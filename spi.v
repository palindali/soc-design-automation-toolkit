==> flow/design.v <==
module spi #(
	parameter base_addr = 6'h15
) (
	input sys_clk,
	input sys_rst,
	input [5:0] io_a,
	input io_we,
	input io_re,
	input [7:0] io_di,
	output reg [7:0] io_do,
	output wire spi_irq,  
	input wire spi_irq_ack,  
	input wire spi_miso,
	output wire spi_mosi,
	output wire spi_sck
);
localparam spdr_addr 	= base_addr;
localparam spir_addr	= base_addr + 6'd1;
localparam spcr_addr	= base_addr + 6'd2;
localparam spsr_addr	= base_addr + 6'd3; 
reg [3:0] SPIR;  
reg SPIE, SPE, CPOL, CPHA, SPIF;
wire [7:0] tx_data, rx_data;  
reg [7:0] rx_data_reg;  
wire tx_wr, spsr_rd, spi_done;
spi_transceiver transceiver(
	.sys_rst(sys_rst),
	.sys_clk(sys_clk),
	.spi_miso(spi_miso),
	.spi_mosi(spi_mosi),
	.spi_sck(spi_sck),
	.divisor(SPIR),
	.spi_enable(SPE),
	.rx_data(rx_data),
	.tx_data(tx_data),
	.tx_wr(tx_wr),
	.spi_done(spi_done),
	.cpol(CPOL),
	.cpha(CPHA)
);
wire csr_selected = (io_a == spdr_addr) | (io_a == spir_addr) | (io_a == spcr_addr)
				  | (io_a == spsr_addr);
assign tx_wr = io_we & (io_a == spdr_addr);
assign spsr_rd = io_re & (io_a == spsr_addr);
assign tx_data = io_di;
always @(posedge sys_clk, posedge sys_rst) begin
	if(sys_rst) begin  
		io_do <= 8'd0;
		SPIE <= 1'b0;
		SPE  <= 1'b0;
		CPOL <= 1'b0;
		CPHA <= 1'b0;
		SPIF <= 1'b0;
		SPIR <= 4'd0;
		rx_data_reg <= 8'd0;
	end else begin
		io_do <= 8'd0;
		SPIF <= (spi_done & SPE) ? 1'b1 : ((spi_irq_ack | spsr_rd) ? 1'b0 : SPIF);
		if(spi_done)
			rx_data_reg <= rx_data;
		if(csr_selected) begin
			if(io_re) begin
				case(io_a)  
					spdr_addr: io_do <= rx_data_reg;  
					spir_addr: io_do <= {4'd0, SPIR};  
					spcr_addr: io_do <= {SPIE, SPE, 2'd0, CPOL, CPHA, 2'd0};  
					spsr_addr: io_do <= {SPIF, 7'd0};  
				endcase
			end
			if(io_we) begin
				case(io_a)
					spdr_addr: ;  
					spir_addr: SPIR <= io_di[3:0];
					spcr_addr: begin
							SPIE <= io_di[7]; SPE <= io_di[6]; 
							CPOL <= io_di[3]; CPHA <= io_di[2];
						end
					spsr_addr: ;  
				endcase
			end
		end
	end
end
assign spi_irq = SPIE & SPIF;
 endmodule
 module spi_transceiver(
	input wire sys_rst,
	input wire sys_clk,
	input wire spi_miso,
	output wire spi_mosi,
	output reg spi_sck,
	input wire [3:0] divisor,
	input wire spi_enable,
	output wire [7:0] rx_data,
	input wire [7:0] tx_data,
	input wire tx_wr,
	output reg spi_done,
	input wire cpol,
	input wire cpha
 );
localparam IDLE = 2'b00;
localparam CP2  = 2'b01;
localparam CP1  = 2'b10;
reg [1:0] state;
reg ena;
reg [11:0] count;
always @(posedge sys_clk, posedge sys_rst) begin
	if(sys_rst)
		count <= 12'd1;
	else if(spi_enable && (state != IDLE) && (count != 12'b0))
		count <= count - 12'h1;
	else
		case(divisor)  
			4'h0: count <= 12'd1; 		 
			4'h1: count <= 12'd3; 		 
			4'h2: count <= 12'd7; 		 
			4'h3: count <= 12'd7; 		 
			4'h4: count <= 12'd15; 		 
			4'h5: count <= 12'd63; 		 
			4'h6: count <= 12'd127; 	 
			4'h7: count <= 12'd255; 	 
			4'h8: count <= 12'd511; 	 
			4'h9: count <= 12'd1023; 	 
			4'hA: count <= 12'd2047; 	 
			4'hB: count <= 12'd4095; 	 
			default: count <= 12'd1; 	 
		endcase;
end
wire sclk_ena = ~|count;  
reg [2:0] bcnt;
reg [7:0] data_reg;
always @(posedge sys_clk, posedge sys_rst) begin
	if(sys_rst) begin
		state <= IDLE;
		bcnt <= 3'd0;
		data_reg <= 8'd0;
		spi_sck <= 1'b0;
	end
	else if(~spi_enable) begin
		state <= IDLE;
		bcnt <= 3'd0;
		data_reg <= 8'd0;
		spi_sck <= 1'b0;
	end
	else begin
		spi_done <= 1'b0;
		case(state)
			IDLE: begin
				bcnt <= 3'd7;
				if(~tx_wr) begin
					data_reg <= 8'd0;
					spi_sck <= cpol;  
				end else begin  
					state <= CP2;
					data_reg <= tx_data;  
					if(cpha) spi_sck <= ~spi_sck;  
				end
			end
			CP2: begin  
				if(sclk_ena) begin
					spi_sck <= ~spi_sck;
					state <= CP1;
				end
			end
			CP1: begin
				if(sclk_ena) begin
					data_reg <= {data_reg[6:0], spi_miso};  
					bcnt <= bcnt - 3'd1;
					if(~|bcnt) begin  
						state <= IDLE;
						spi_sck <= cpol;
						spi_done <= 1'b1;
					end else begin
						state <= CP2;
						spi_sck <= ~spi_sck;
					end
				end
			end
			default: state <= IDLE;  
		endcase;
	end
end
assign spi_mosi = data_reg[7];
assign rx_data = data_reg;
endmodule
==> From RTL to reports: spi <==
What the tools print for spi, step after step.
Lines are those of the file above, counted from 1.
Cell names lack the library's common part.
{ "inputs": {"top_module": "spi", "clock_port": "sys_clk", "cell_library": "sky130hd", "pvt_corner": "tt_025C_1v80"} }

==> Word level <==
Counts by Yosys on the flattened word-level netlist (proc, flatten, opt, wreduce; memories kept). Register bits leave out memories and registers merged into their read ports (data or address). Print and check cells are left out.
Yosys's memory passes give these memory sizes; they may raise the number of words (mostly to a power of two), join words into wider ones and drop unused or constant bits.
{ "classes": {"n_mux": 27, "addsub": 2, "eq_ne": 12, "n_reduce_logical": 15, "bitwise": 11} }
{ "op_table": {"columns": ["op", "count"], "rows": [
  ["8-bit 2-to-1 mux", 5],
  ["8-bit case mux with 4-bit select", 1],
  ["6-bit by 5-bit == test with 1-bit output (second input constant)", 4],
  ["8-bit case mux with 2-bit select", 1],
  ["13-bit OR reduction", 1],
  ["12-bit by 1-bit subtractor with 12-bit output (second input constant)", 1],
  ["12-bit nonzero test", 1],
  ["12-bit OR reduction", 1],
  ["12-bit 2-to-1 mux", 1],
  ["1-bit 2-to-1 mux", 10],
  ["3-bit != test (second input constant)", 3],
  ["3-bit AND reduction", 3],
  ["2-bit 2-to-1 mux", 4],
  ["3-bit case mux with 2-bit select", 1],
  ["2-bit case mux with 3-bit select", 1],
  ["3-bit 2-to-1 mux", 2],
  ["1-bit bitwise AND", 4],
  ["1-bit OR", 4],
  ["2-bit AND reduction", 2],
  ["2-bit nonzero test", 2],
  ["4-bit by 1-bit != test with 1-bit output (second input constant)", 1],
  ["4-bit != test (second input constant)", 1],
  ["4-bit AND reduction", 1],
  ["1-bit inverter", 3],
  ["3-bit by 1-bit subtractor with 3-bit output (second input constant)", 1],
  ["3-bit by 1-bit != test with 1-bit output (second input constant)", 1],
  ["3-bit OR reduction", 1],
  ["1-bit case mux with 3-bit select", 1]
]} }
Not listed: further kinds 4, cells in them 5.
{ "bits": {"regBits": 52, "output_inout_bits": 11, "memories": 1, "elab_cells": 82, "romBits": 176} }
{ "mem_list": {"columns": ["memory", "words", "word_bits", "read_ports", "wr", "line_no", "source"], "rows": [
  ["(no name shown)", 16, 11, 1, 0, 113, "case(divisor)"]
]} }

==> Depth <==
Depth = most cells in a row (Yosys ltp): at word level without a register or memory, in the mapped netlist without a sequential cell, where the memories' decode and read muxes count.
{ "logic_depth": {"word_depth": 5, "ABC_AREA": 0, "depth_mapped": 7, "mapped_depth_nobuf": 7} }

==> Mapped cells and area <==
Yosys stat after the flow's synthesis: flattened, memories mapped to cells. It holds for the ABC_AREA given above (unset counts as 0); a run with the other value may have another netlist.
Totals and module areas in this step are rounded.
{ "by_type": {"columns": ["cell", "count", "area_total_um2"], "rows": [
  ["dfrtp_1", 50, 1251.2],
  ["mux2_2", 19, 213.955],
  ["ha_1", 10, 125.12],
  ["inv_1", 21, 78.826],
  ["a221oi_1", 8, 70.067],
  ["a211oi_1", 9, 67.565],
  ["nor2b_1", 10, 62.56],
  ["mux2i_1", 5, 50.048],
  ["a21oi_1", 9, 45.043],
  ["xnor2_1", 5, 43.792],
  ["nor2_1", 11, 41.29],
  ["nand2_1", 10, 37.536],
  ["xor2_1", 4, 35.034],
  ["a22oi_1", 4, 30.029],
  ["clkbuf_1", 8, 30.029],
  ["edfxtp_1", 1, 30.029],
  ["nand3_1", 6, 30.029],
  ["nor3_1", 6, 30.029]
]} }
Other cell types: 32; their cells: 56.
{ "synth_totals": {"mapped_cells": 252, "ff_cells": 52, "yosys_area_um2": 2740} }
By module: a second synthesis without flattening, with its own total; a netlist apart from the flattened one above.
{ "unflattened": {"cells_unflattened": 260, "hier_area_um2": 2830} }
Rows give one instance, submodules left out.
{ "modules": {"columns": ["module", "mod_area_um2", "instances", "n_cells"], "rows": [
  ["spi_transceiver", 1700, 1, 172],
  ["spi", 1130, 1, 88]
]} }

==> Path before layout <==
Source: OpenSTA report_checks on the synthesized netlist (no wires, ideal clock, input and output delay 20% of the period each), path of least setup slack; recovery checks are left aside. Register names are those of the netlist, which keeps one name where synthesis merged equal registers.
{ "synth_path": {"path_type": "reg-to-reg", "from": "register transceiver.count[0]", "to": "register transceiver.count[2]", "slack_ps": -54, "path_delay_ps": 1975, "n_path_buf": 1, "t_required_ps": 1793, "path_stages": 7, "period_ps": 1920, "arrival_time_ps": 1848, "synth_period_reached_ps": 1974} }
"path_delay_ps" is the arrival time less input delay plus setup time.
"path_stages" counts driving pins, that of a launching flip-flop among them; a cell with two outputs on the path counts twice.
"synth_period_reached_ps" = period - worst setup slack (recovery checks aside). The figure is calculated, with input and output delays left at 20% of the set period.
The rows between start and end are the longest chain of elaborated cells between them; the timing report does not say that the signal goes this way. Where chains are equally long, one stands for them.
A line is the first line of the expression or statement that the cell stems from. Yosys adds cells for indexed reads and writes and turns some case tables into memories.
A register here has more assigning lines than the two given.
{ "synth_via": {"cell_sequence": "dfstp_2 -> inv_1 -> ha_1 -> nor4b_4 -> a311oi_2 -> buf_4 -> o21ai_0", "elab_chain_len": 3, "cone_cells": 4, "cone_lines": 2} }
{ "synth_lines": {"columns": ["element", "line_no", "source"], "rows": [
  ["start: declaration", 106, "reg [11:0] count;"],
  ["start: assignment", 109, "count <= 12'd1;"],
  ["start: assignment", 111, "count <= count - 12'h1;"],
  ["12-bit nonzero test", 110, "else if(spi_enable && (state != IDLE) && (count != 12'b0))"],
  ["1-bit logical AND", 110, null],
  ["12-bit 2-to-1 mux", 110, null],
  ["end: assignment", 109, null],
  ["end: assignment", 111, null],
  ["end: declaration", 106, null]
]} }

==> Path in the finished layout <==
Path of least setup slack in the final report of flow run A (OpenROAD, finished layout, wires in). Where an end is a register, its clock arrival counts in the times.
The path's times are printed in steps of 10 ps; the period is the one set.
{ "layout_path": {"path_type": "reg-to-reg", "from": "register transceiver.count[0]", "to": "register transceiver.count[3]", "period_ps": 1590, "slack_ps": -220, "arrival_time_ps": 2040, "path_stages": 9, "t_required_ps": 1820, "n_path_buf": 2} }
The rows between start and end are the longest chain of elaborated cells between them; the timing report does not say that the signal goes this way. Where chains are equally long, one stands for them.
A register here has more assigning lines than the two given.
{ "layout_via": {"cell_sequence": "dfstp_2 -> inv_2 -> ha_4 -> nor4b_4 -> buf_6 -> a311oi_4 -> buf_4 -> nor2b_1 -> a31oi_1", "elab_chain_len": 3, "cone_cells": 4, "cone_lines": 2} }
{ "layout_lines": {"columns": ["element", "line_no", "source"], "rows": [
  ["start: declaration", 106, "reg [11:0] count;"],
  ["start: assignment", 109, "count <= 12'd1;"],
  ["start: assignment", 111, "count <= count - 12'h1;"],
  ["12-bit nonzero test", 110, "else if(spi_enable && (state != IDLE) && (count != 12'b0))"],
  ["1-bit logical AND", 110, null],
  ["12-bit 2-to-1 mux", 110, null],
  ["end: assignment", 109, null],
  ["end: assignment", 111, null],
  ["end: declaration", 106, null]
]} }

Subject: flow runs of spi

Hi,

2 stored runs of spi in the flow (synthesis by Yosys, layout by OpenROAD, sky130hd cells), in arbitrary order. Constraints: input delay and output delay 20% of the set period each, output load 0.01 pF.
"achieved_clock_period_ps": clock period set for the run, less the worst setup slack. It is reckoned from that one timing run; input and output delays stay at 20% of the period that was set.
"worst_path_allowed_less_slack_ps" means the part of the period allowed to the worst setup path (the constraints hold back 20% at inputs and 20% at outputs) less its slack; where the path has registers, the arrival times of their clocks count too.
"total_power_w" is the tool's figure for a default switching activity; nothing was simulated.
"worst_path_allowed_less_slack_ps" is known to 10 ps.
Measured values are rounded.
[
  {
    "run": "flow run A",
    "settings": { "period_ns": 1.59, "CORE_UTILIZATION": 43, "PLACE_DENSITY_LB_ADDON": 0.17, "CELL_PAD_IN_SITES_GLOBAL_PLACEMENT": 2, "CTS_CLUSTER_SIZE": 59, "CAP_MARGIN": 25, "CORE_MARGIN": 2, "SLEW_MARGIN": 20 },
    "results": { "synth_chip_area_um2": 2740, "achieved_clock_period_ps": 1807, "finish.utilization_pct": 61.9, "total_power_w": 0.00306, "setup_worst_slack_ps": -217, "cell_area_final_um2": 3860, "die_footprint_um2": 7030, "worst_path_allowed_less_slack_ps": 1810, "critical_path_kind": "reg-to-reg", "final_setup_tns_ps": -3940 }
  },
  {
    "run": "flow run B",
    "settings": { "period_ns": 3.72, "CORE_UTILIZATION": 69, "SETUP_SLACK_MARGIN": -0.09, "PLACE_DENSITY_LB_ADDON": 0.27, "CELL_PAD_IN_SITES_GLOBAL_PLACEMENT": 0, "TNS_END_PERCENT": 35, "ABC_AREA": 0, "GPL_TIMING_DRIVEN": 0, "SLEW_MARGIN": 15, "MAX_ROUTING_LAYER": "met5", "CAP_MARGIN": 20, "CORE_MARGIN": 2 },
    "results": { "die_footprint_um2": 4490, "setup_worst_slack_ps": 969, "worst_path_allowed_less_slack_ps": 2010, "critical_path_kind": "input-to-reg", "cell_area_final_um2": 3240, "synth_chip_area_um2": 2740, "total_power_w": 0.00128, "finish.utilization_pct": 86.5, "final_setup_tns_ps": 0, "achieved_clock_period_ps": 2751 }
  }
]

Regards
