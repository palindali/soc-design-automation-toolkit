==> flow/design.v <==
module uart #(
	parameter base_addr = 6'h0C,	    
	parameter clk_freq = 10000000,  
	parameter baud = 9600
) (
	input sys_clk,
	input sys_rst,
	input [5:0] io_a,
	input io_we,
	input io_re,
	input [7:0] io_di,
	output reg [7:0] io_do,
	output rxc_irq,  
	output txc_irq,  
	output udr_irq,  
	input txc_irq_ack,  
	input uart_rx,
	output uart_tx
);
reg [7:0] UBRR;  
wire [7:0] rx_data;  
wire [7:0] tx_data;  
wire tx_wr, tx_done, tx_reg_empty, rx_rd, rx_done;
wire frame_error;
wire transceiver_rx;
uart_transceiver transceiver(
	.sys_clk(sys_clk),
	.sys_rst(sys_rst),
	.uart_rx(transceiver_rx),
	.uart_tx(uart_tx),
	.divisor(UBRR),
	.rx_data(rx_data),
	.rx_done(rx_done),
	.tx_data(tx_data),
	.tx_wr(tx_wr),
	.tx_done(tx_done),
	.tx_reg_empty(tx_reg_empty),  
	.frame_error(frame_error)
);
assign transceiver_rx = THRU ? uart_tx : uart_rx;
localparam udr_addr 	= base_addr;
localparam ubrr_addr 	= base_addr + 6'd1;
localparam ucr_addr 	= base_addr + 6'd2;
localparam usr_addr 	= base_addr + 6'd3;
wire csr_selected = (io_a == base_addr) | (io_a == ubrr_addr) | (io_a == ucr_addr) | (io_a == usr_addr);
assign tx_data = io_di;
assign tx_wr = (io_a == udr_addr) & io_we;
assign rx_rd = (io_a == udr_addr) & io_re;
localparam default_divisor = clk_freq/baud/16;
reg THRU;
reg break_en;
reg RXC, TXC, UDRE, OR;  
wire FE = frame_error;  
reg RXCIE, TXCIE, UDRIE;
always @(posedge sys_clk, posedge sys_rst) begin
	if(sys_rst) begin
		io_do <= 8'd0;
		UBRR <= default_divisor;
		RXC <= 1'b0;
		TXC <= 1'b0;
		UDRE <= 1'b1;
		OR <= 1'b0;
		RXCIE <= 1'b0;
		TXCIE <= 1'b0;
		UDRIE <= 1'b0;
        THRU <= 1'b0;
	end else begin
		io_do <= 8'd0;
		RXC <= rx_done ? 1'b1 : (rx_rd ? 1'b0 : RXC);
		TXC <= tx_done ? 1'b1 : (txc_irq_ack ? 1'b0 : TXC);  
		UDRE <= tx_reg_empty;  
		OR <= rx_done ? 1'b1 : (rx_rd ? 1'b0 : OR);  
		if(csr_selected) begin
			if(io_re) begin  
				case(io_a)  
					udr_addr	: io_do <= rx_data;
					ubrr_addr	: io_do <= UBRR;
					ucr_addr	: io_do <= {RXCIE, TXCIE, UDRIE, THRU, 4'd0};  
					usr_addr	: io_do <= {RXC, TXC, UDRE, FE, OR, 3'd0};  
				endcase
            end
			if(io_we) begin  
				case(io_a)
					udr_addr	:;  
					ubrr_addr	: UBRR <= io_di[7:0];
					ucr_addr	: {RXCIE, TXCIE, UDRIE, THRU} <= io_di[7:4];
					usr_addr	:  
					begin
						if(io_di[6])	TXC <= 1'b0;  
					end
				endcase
			end
		end
	end
end
assign rxc_irq = RXCIE & RXC;
assign txc_irq = TXCIE & TXC;
assign udr_irq = UDRIE & UDRE;
endmodule
module uart_transceiver(
	input sys_rst,
	input sys_clk,
	input uart_rx,
	output reg uart_tx,
	input [7:0] divisor,  
	output reg [7:0] rx_data,
	output reg rx_done,
	input [7:0] tx_data,
	input tx_wr,
	output reg tx_done,
	output wire tx_reg_empty,
	output reg frame_error
);
reg [7:0] enable16_counter;
wire enable16;
assign enable16 = (enable16_counter == 8'd0);
always @(posedge sys_clk) begin
	if(sys_rst)
		enable16_counter <= divisor - 8'b1;
	else begin
		enable16_counter <= enable16_counter - 8'd1;
		if(enable16)
			enable16_counter <= divisor - 8'b1;
	end
end
reg uart_rx1;
reg uart_rx2;
always @(posedge sys_clk) begin
	uart_rx1 <= uart_rx;
	uart_rx2 <= uart_rx1;
end
reg rx_busy;
reg uart_rx_r;
reg [3:0] rx_count16;
reg [3:0] rx_bitcount;
reg [7:0] rx_reg;
always @(posedge sys_clk) begin
	if(sys_rst) begin
		rx_done <= 1'b0;
		rx_busy <= 1'b0;
		rx_count16  <= 4'd0;
		rx_bitcount <= 4'd0;
		frame_error <= 1'b0;
		uart_rx_r <= 1'b1;  
	end else begin
		rx_done <= 1'b0;
		if(enable16) begin
			uart_rx_r <= uart_rx2;
			if(~rx_busy) begin  
				if(~uart_rx2 & uart_rx_r) begin  
					rx_busy <= 1'b1;
					rx_count16 <= 4'd7;
					rx_bitcount <= 4'd0;
				end
			end else begin
				rx_count16 <= rx_count16 + 4'd1;
				if(rx_count16 == 4'd0) begin  
					rx_bitcount <= rx_bitcount + 4'd1;
					if(rx_bitcount == 4'd0) begin  
						if(uart_rx2)
							rx_busy <= 1'b0;
					end else if(rx_bitcount == 4'd9) begin
						rx_busy <= 1'b0;
						if(uart_rx2) begin  
							rx_data <= rx_reg;
							rx_done <= 1'b1;
							frame_error <= 1'b0;
						end else   
							frame_error <= 1'b1;
					end else
						rx_reg <= {uart_rx2, rx_reg[7:1]};
				end
			end
		end
	end
end
reg tx_busy;
reg [3:0] tx_bitcount;
reg [3:0] tx_count16;
reg [7:0] tx_reg;
always @(posedge sys_clk) begin
	if(sys_rst) begin
		tx_done <= 1'b0;
		tx_busy <= 1'b0;
		uart_tx <= 1'b1;
	end else begin
		tx_done <= 1'b0;
		if(tx_wr) begin
			tx_reg <= tx_data;
			tx_bitcount <= 4'd0;
			tx_count16 <= 4'd1;
			tx_busy <= 1'b1;
			uart_tx <= 1'b0;  
		end else if(enable16 && tx_busy) begin
			tx_count16  <= tx_count16 + 4'd1;
			if(tx_count16 == 4'd0) begin
				tx_bitcount <= tx_bitcount + 4'd1;
				if(tx_bitcount == 4'd8) begin
					uart_tx <= 1'b1;  
				end else if(tx_bitcount == 4'd9) begin
					uart_tx <= 1'b1;
					tx_busy <= 1'b0;
					tx_done <= 1'b1;
				end else begin
					uart_tx <= tx_reg[0];  
					tx_reg <= {1'b0, tx_reg[7:1]};
				end
			end
		end
	end
end
assign tx_reg_empty = ~tx_busy;
endmodule
* Reports on uart
The steps from the RTL of uart to its reports follow in flow order. Line numbers count from 1 in the design file above. Cell names lack the library's common part. A cell with n/a has no value.
Inputs: top uart, clock port sys_clk, cell library sky130hd, corner tt_025C_1v80

* Word level
Source: Yosys, flattened and elaborated, memories not mapped. Widths are those after wreduce. Registers that Yosys merges into a memory's read port (data or address) are not register bits. Print and check cells do not count. Equal cells are merged and count once.
Operators by class: add/subtract/negate cells 6, equality and inequality tests 10, mux-type cells 45, bitwise logic cells 19, reduce/logical cells 24
Operator list (count):
- 8-bit two-way mux | 9
- 8-bit parallel mux with 4-bit select | 1
- 4-bit two-way mux | 8
- 1-bit two-way mux | 27
- 6-bit by 4-bit == test with 1-bit output with constant B | 4
- 4-bit by 1-bit adder with 4-bit output with constant B | 4
- 8-bit by 1-bit subtractor with 8-bit output with constant B | 2
- 3-bit AND reduction | 4
- 4-bit == test with constant B | 3
- 4-bit zero test | 3
- 1-bit NOT | 10
- 2-bit nonzero test | 5
- 5-bit AND reduction | 2
- 8-bit zero test | 1
- 7-bit AND reduction | 1
- 1-bit AND | 6
- 2-bit inequality test with constant B | 3
- 2-bit AND reduction | 3
- 6-bit AND reduction | 1
- 6-bit OR reduction | 1
- 5-bit OR reduction | 1
- 4-bit AND reduction | 1
- 1-bit OR | 3
- 1-bit logical AND | 1
Bit counts: register bits after elaboration 80, elaborated cells 130

* Longest topological paths
Depth = most cells in a row (Yosys ltp): at word level without a register or memory, in the mapped netlist without a sequential cell, where the memories' decode and read muxes count.
Depth: depth after elaboration 6, ABC_AREA 1, mapped depth 9

* Synthesis result
The flow's flattened synthesis, as Yosys stat reports it; memories are mapped. The netlist is that of the ABC_AREA named above (0 if unset); the other value can give another one. Totals and module areas in this step are rounded.
Mapped netlist: cell count 413, synthesis area 0.00372 mm^2, sequential part of the area 0.00204 mm^2, flip-flops 80, buffers 7
Cell types:
- edfxtp_1 | count 32, total area 960.922 um^2
- dfrtp_1 | count 20, total area 500.48 um^2
- dfxtp_1 | count 25, total area 500.48 um^2
- nand2_1 | count 93, total area 349.085 um^2
- inv_1 | count 59, total area 221.462 um^2
- o21ai_0 | count 31, total area 155.149 um^2
- ha_1 | count 12, total area 150.144 um^2
- nor2_1 | count 38, total area 142.637 um^2
- nand3_1 | count 24, total area 120.115 um^2
- xor2_1 | count 12, total area 105.101 um^2
- dfstp_2 | count 3, total area 78.826 um^2
- a21oi_1 | count 11, total area 55.053 um^2
- nand4_1 | count 7, total area 43.792 um^2
- buf_6 | count 3, total area 33.782 um^2
- nand2_2 | count 5, total area 31.28 um^2
- nor2_2 | count 5, total area 31.28 um^2
- xnor2_1 | count 3, total area 26.275 um^2
- a22oi_1 | count 3, total area 22.522 um^2
Other cell types: 21; their cells: 27.

* Worst setup path after synthesis
OpenSTA on the mapped netlist: ideal clock, no wires. The path of least setup slack (recovery checks aside). Input and output delay are each 20% of the period. Register names are those of the netlist, which keeps one name where synthesis merged equal registers.
Timing path after synthesis: kind register to register, start point register transceiver.enable16_counter[0], end point register transceiver.rx_reg[0], period 2.6 ns, library setup time 0.395 ns, time at the first pin 0.000 ns, data arrival time 1.721 ns, slack 0.485 ns, path delay 2.116 ns, stages 7, period reached after synthesis 2.115 ns
"path delay" = arrival - input delay + setup time. "stages" counts driving pins, that of a launching flip-flop among them; a cell with two outputs on the path counts twice. "period reached after synthesis" = period - worst setup slack (recovery checks aside). The figure is calculated, with input and output delays left at 20% of the set period. Between the ends stands the longest chain of elaborated cells between them, by number of cells; it is not shown to be the way that was timed. Of several equally long chains one is given. Each line given opens the expression or statement behind the cell; cells for indexed reads and writes are added by Yosys, which also makes memories of some case tables. A register here has more assigning lines than the two given.
Between the ends, after synthesis: cells stage by stage dfxtp_1 > inv_1 > ha_1 > nand2_1 > nor2_4 > nand2_2 > nor4_1, length of the longest elaborated chain 2, elaborated cells between the ends (all ways) 2, source lines of those cells 1, classes of those cells 2 x reduce/logical
RTL lines, path after synthesis:
- from (decl) | line 114 | reg [7:0] enable16_counter;
- from (assign) | line 119 | enable16_counter <= divisor - 8'b1;
- from (assign) | line 121 | enable16_counter <= enable16_counter - 8'd1;
- 8-bit zero test | line 116 | assign enable16 = (enable16_counter == 8'd0);
- 6-bit AND reduction
- to (assign) | line 171 | rx_reg <= {uart_rx2, rx_reg[7:1]};
- to (decl) | line 136 | reg [7:0] rx_reg;

* Worst path after layout
Path of least setup slack in the final report of run A (OpenROAD, finished layout, wires in). Where an end is a register, its clock arrival counts in the times.
Timing path post-layout: kind register to register, start point register transceiver.tx_count16[0], end point register transceiver.tx_reg[4], period 1.94 ns, library setup time 0.27 ns, time at the first pin 0.34 ns, data arrival time 1.75 ns, slack 0.26 ns, stages 9
Between the ends stands the longest chain of elaborated cells between them, by number of cells; it is not shown to be the way that was timed. Of several equally long chains one is given. Only ways into the end's enable, where the timed path ends, are counted here.
Between the ends, post-layout: cells stage by stage edfxtp_1 > inv_2 > ha_4 > nor3b_4 > nand3_2 > nand2_2 > inv_4 > nor3_4 > buf_6, length of the longest elaborated chain 3, elaborated cells between the ends (all ways) 3, source lines of those cells 1, classes of those cells 3 x reduce/logical
RTL lines, path post-layout:
- from (decl) | line 179 | reg [3:0] tx_count16;
- from (assign) | line 191 | tx_count16 <= 4'd1;
- from (assign) | line 195 | tx_count16 <= tx_count16 + 4'd1;
- 4-bit zero test | line 196 | if(tx_count16 == 4'd0) begin
- 2-bit nonzero test
- 5-bit AND reduction
- to (assign) | line 189 | tx_reg <= tx_data;
- to (assign) | line 206 | tx_reg <= {1'b0, tx_reg[7:1]};
- to (decl) | line 180 | reg [7:0] tx_reg;

Data sheet: physical implementation of uart

Flow measurements of uart on sky130hd: 2 stored runs with different settings, listed in no order. Input and output delays are each 20% of the period that was set; the output load is 0.01 pF.
"worst path time" is the time allowed to the run's worst setup path (the clock period less input and output delay, where it has them) less its slack. Clock arrival times count: a late capture clock shortens it, a late launch clock lengthens it.
The results are shown rounded.

* Run A | settings: period_ns 1.94; CORE_UTILIZATION 41; SETUP_SLACK_MARGIN 0.5; PLACE_DENSITY_LB_ADDON 0.21; HOLD_SLACK_MARGIN 0.29; CORE_MARGIN 10; TNS_END_PERCENT 70; ABC_AREA 1; GPL_TIMING_DRIVEN 0; CAP_MARGIN 15; SLEW_MARGIN 5; MAX_ROUTING_LAYER met5 | results: sum of negative setup slack 0.000 ns; setup slack of the worst path 0.259 ns; worst path time 1.68 ns; worst setup path kind register to register; standard-cell area of the final layout 0.00502 mm^2; die footprint 0.0133 mm^2; netlist area reported by Yosys 0.00372 mm^2; final utilization 57.3%
* Run B | settings: period_ns 2.82; CORE_UTILIZATION 47; SETUP_SLACK_MARGIN -0.26; PLACE_DENSITY 0.52; CELL_PAD_IN_SITES_GLOBAL_PLACEMENT 2; CAP_MARGIN 30; MIN_ROUTING_LAYER met1; MAX_ROUTING_LAYER met5; CORE_MARGIN 2; SLEW_MARGIN 20 | results: sum of negative setup slack 0.000 ns; setup slack of the worst path 0.602 ns; worst path time 2.22 ns; worst setup path kind register to register; standard-cell area of the final layout 0.00421 mm^2; die footprint 0.00833 mm^2; netlist area reported by Yosys 0.00358 mm^2; final utilization 57.5%
